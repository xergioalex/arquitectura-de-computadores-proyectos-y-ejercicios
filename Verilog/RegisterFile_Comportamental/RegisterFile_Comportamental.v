==> flow/design.v <==
`timescale 1ns / 1ps
module RegisterFile_Comportamental (RS,DW,RW,RG_WE,RT,CLK,CRS,CRT);
    input [0:1] RS;
    input [0:3] DW;
    input [0:1] RW;
    input RG_WE;
    input [0:1] RT;
    input CLK;
    output [0:3] CRS;
    output [0:3] CRT;
	 reg [0:3] CRS,CRT;
	 reg s1,s2,s3,s4;
	 reg [0:3] r0,r1,r2,r3;
	 always @(posedge CLK)
			if(RG_WE == 1)
				begin
					case(RW)
						'b00 : begin
									s1 = 1; s2 = 0; s3 = 0; s4 = 0;
								 end
						'b01 : begin
									s1 = 0; s2 = 1; s3 = 0; s4 = 0;
								 end
						'b10 : begin
									s1 = 0; s2 = 0; s3 = 1; s4 = 0;
								 end
						'b11 : begin
									s1 = 0; s2 = 0; s3 = 0; s4 = 1;
								 end
					 endcase
						 if(s1==1) r0 = DW;
						 if(s2==1) r1 = DW;
						 if(s3==1) r2 = DW;
						 if(s4==1) r3 = DW;
						 case(RS)
							'b00 : CRS = r0;
							'b01 : CRS = r1;
							'b10 : CRS = r2;
							'b11 : CRS = r3;
						 endcase
						 case(RT)
							'b00 : CRT = r0;
							'b01 : CRT = r1;
							'b10 : CRT = r2;
							'b11 : CRT = r3;
						 endcase
				end
endmodule
==> Tool chain data of RegisterFile_Comportamental <==
What the tools print for RegisterFile_Comportamental, step after step.
Line numbers count from 1 in the design file above.
Operators: Yosys type, input widths -> output width; for muxes data width and select width s.
{ "design": {"top": "RegisterFile_Comportamental", "clk_port": "CLK", "library": "sky130hd", "corner": "tt_025C_1v80"} }

==> Elaborated design <==
Yosys after proc, flatten, opt, wreduce and memory -nomap, before mapping. Memory bits, and registers merged into a memory's read port (data or address), are not among the register bits. Print and check cells are not counted. Equal cells are merged and count once.
{ "word_totals": {"word_cells": 36, "reg_bits": 24} }
{ "classes": {"eq_ne": 9, "reduce_and_logical": 7, "n_mux": 14} }
{ "op_table": {"columns": ["operator", "n"], "rows": [
  ["$pmux 4 s4", 2],
  ["$mux 4", 4],
  ["$eq 2x2->1 const B", 6],
  ["$reduce_or 3->1", 4],
  ["$pmux 1 s2", 4],
  ["$eq 2x1->1 const B", 3],
  ["$logic_not 2->1", 3],
  ["$mux 1", 4]
]} }

==> Longest topological paths <==
Depth = most cells in a row (Yosys ltp): at word level without a register or memory, in the mapped netlist without a sequential cell, where the memories' decode and read muxes count.
{ "logic_depth": {"word_depth": 6, "ABC_AREA": 0, "depth_mapped": 5, "depth_no_buf": 3} }

==> Synthesis result <==
Source: synth_stat.txt of the flow (Yosys; design flattened, memories mapped). It holds for the ABC_AREA given above (unset counts as 0); a run with the other value may have another netlist.
{ "synth_totals": {"buffers": 8, "ffs": 24, "cells": 114, "mapped_area_um2": 1370.1} }
{ "types": {"columns": ["cell_type", "n", "type_area_um2"], "rows": [
  ["sky130_fd_sc_hd__edfxtp_1", 24, 720.691],
  ["sky130_fd_sc_hd__a211oi_1", 24, 180.173],
  ["sky130_fd_sc_hd__a21o_1", 16, 120.115],
  ["sky130_fd_sc_hd__a2111oi_0", 8, 70.067],
  ["sky130_fd_sc_hd__and3b_1", 8, 70.067],
  ["sky130_fd_sc_hd__nor4_1", 8, 50.048],
  ["sky130_fd_sc_hd__nand2b_1", 6, 37.536],
  ["sky130_fd_sc_hd__o21a_1", 4, 30.029],
  ["sky130_fd_sc_hd__and3_1", 4, 25.024],
  ["sky130_fd_sc_hd__buf_2", 3, 15.014],
  ["sky130_fd_sc_hd__buf_4", 2, 15.014],
  ["sky130_fd_sc_hd__buf_6", 1, 11.261],
  ["sky130_fd_sc_hd__nand2_1", 3, 11.261],
  ["sky130_fd_sc_hd__clkbuf_1", 2, 7.507],
  ["sky130_fd_sc_hd__nor2_2", 1, 6.256]
]} }

==> Worst setup path after synthesis <==
Source: OpenSTA report_checks on the synthesized netlist (no wires, ideal clock, input and output delay 20% of the period each), path of least setup slack; recovery checks are left aside. Register names are those of the netlist, which keeps one name where synthesis merged equal registers.
{ "synth_path": {"path_kind": "input -> register", "from": "in RW[0]", "to": "reg CRS[0]", "clock_period_ns": 1.54, "path_delay_ns": 1.137, "arrival_ns": 1.176, "path_stages": 5, "input_delay_ns": 0.308, "setup_slack_ns": 0.095, "setup_ns": 0.269, "n_path_buf": 2, "synth_period_reached_ns": 1.445} }
"path_delay_ns" is the arrival time less input delay plus setup time.
"path_stages": output pins that drive a net of the path, with the launching flip-flop's if there is one; two outputs of one cell count as two.
"synth_period_reached_ns" is the clock period less the worst setup slack; recovery checks do not enter. This is arithmetic on one report: input and output delays are still those of the set period (20% each).
Between the ends stands the longest chain of elaborated cells between them, by number of cells; it is not shown to be the way that was timed. Of several equally long chains one is given.
A line is the first line of the expression or statement that the cell stems from. Yosys adds cells for indexed reads and writes and turns some case tables into memories.
A register here has more assigning lines than the two given.
{ "synth_between": {"cell_sequence": "sky130_fd_sc_hd__buf_4 sky130_fd_sc_hd__buf_6 sky130_fd_sc_hd__o21a_1 sky130_fd_sc_hd__a2111oi_0 sky130_fd_sc_hd__nor4_1", "elab_chain_len": 6, "cells_between": 21, "cone_lines": 7, "classes_between": "3 x eq/ne; 13 x mux; 5 x reduce/logical"} }
{ "synth_rtl": {"columns": ["element", "line_no", "text"], "rows": [
  ["start, declared", 5, "input [0:1] RW;"],
  ["$eq 2x2->1", 17, "case(RW)"],
  ["$reduce_or 3->1", null, null],
  ["$pmux 1 s2", 17, null],
  ["$mux 1", 15, "if(RG_WE == 1)"],
  ["$mux 4", 34, "if(s4==1) r3 = DW;"],
  ["$pmux 4 s4", 35, "case(RS)"],
  ["end, assigned", 36, "'b00 : CRS = r0;"],
  ["end, assigned", 37, "'b01 : CRS = r1;"],
  ["end, declared", 9, "output [0:3] CRS;"]
]} }

==> Path in the finished layout <==
Path of least setup slack in the final report of flow run 1 (OpenROAD, finished layout, wires in). Where an end is a register, its clock arrival counts in the times.
{ "layout_path": {"path_kind": "input -> register", "from": "in RW[0]", "to": "reg CRT[2]", "setup_slack_ns": 0.52, "arrival_ns": 1.96, "n_path_buf": 2, "clock_period_ns": 2.41, "setup_ns": 0.25, "path_stages": 5, "input_delay_ns": 0.48} }
Between the ends stands the longest chain of elaborated cells between them, by number of cells; it is not shown to be the way that was timed. Of several equally long chains one is given.
A register here has more assigning lines than the two given.
{ "layout_between": {"cell_sequence": "sky130_fd_sc_hd__clkdlybuf4s50_1 sky130_fd_sc_hd__buf_4 sky130_fd_sc_hd__o21a_1 sky130_fd_sc_hd__a2111oi_0 sky130_fd_sc_hd__nor4_1", "elab_chain_len": 6, "cells_between": 21, "cone_lines": 7, "classes_between": "3 x eq/ne; 13 x mux; 5 x reduce/logical"} }
{ "layout_rtl": {"columns": ["element", "line_no", "text"], "rows": [
  ["start, declared", 5, "input [0:1] RW;"],
  ["$eq 2x2->1", 17, "case(RW)"],
  ["$reduce_or 3->1", null, null],
  ["$pmux 1 s2", 17, null],
  ["$mux 1", 15, "if(RG_WE == 1)"],
  ["$mux 4", 34, "if(s4==1) r3 = DW;"],
  ["$pmux 4 s4", 41, "case(RT)"],
  ["end, assigned", 42, "'b00 : CRT = r0;"],
  ["end, assigned", 43, "'b01 : CRT = r1;"],
  ["end, declared", 10, "output [0:3] CRT;"]
]} }

Ticket comment

Measured results for RegisterFile_Comportamental: 2 stored runs of the Yosys and OpenROAD flow on sky130hd. The settings differ; the order carries no meaning. The constraints put input and output delay at 20% of the set period each and load the outputs with 0.01 pF.
"achieved_period_ns": clock period set for the run, less the worst setup slack. It is reckoned from that one timing run; input and output delays stay at 20% of the period that was set.
"worst_path_ns": the worst setup path's part of the clock period (all of it between registers, 20% less for each end at a port) less its slack. A launch clock that arrives late makes it longer, a capture clock that arrives late makes it shorter.
"totalPower_w": no workload was simulated; the value follows from the tool's default switching activity.
[
  {
    "run": "flow run 1",
    "settings": { "period_ns": 2.41, "CORE_UTILIZATION": 59, "PLACE_DENSITY": 0.87, "CORE_MARGIN": 9, "CELL_PAD_IN_SITES_DETAIL_PLACEMENT": 0, "TNS_END_PERCENT": 15, "ABC_AREA": 0, "CTS_CLUSTER_DIAMETER": 237, "CAP_MARGIN": 20, "SLEW_MARGIN": 20 },
    "results": { "totalPower_w": 0.0009932, "hold_worst_slack_ns": 0.608, "yosys.chip_area_um2": 1370.1, "worst_setup_slack_ns": 0.518, "achieved_period_ns": 1.892, "design.die.area_um2": 4381.1, "util_frac": 0.75, "worst_path_ns": 1.41, "worst_path_kind": "input -> register" }
  },
  {
    "run": "flow run 2",
    "settings": { "period_ns": 1.14, "CORE_UTILIZATION": 49, "PLACE_DENSITY": 0.65, "CORE_ASPECT_RATIO": 0.57, "CORE_MARGIN": 4, "CELL_PAD_IN_SITES_GLOBAL_PLACEMENT": 2, "CTS_CLUSTER_SIZE": 44, "CAP_MARGIN": 20, "SLEW_MARGIN": 20 },
    "outcome": "not finished: placement ended with error GPL-0301"
  }
]
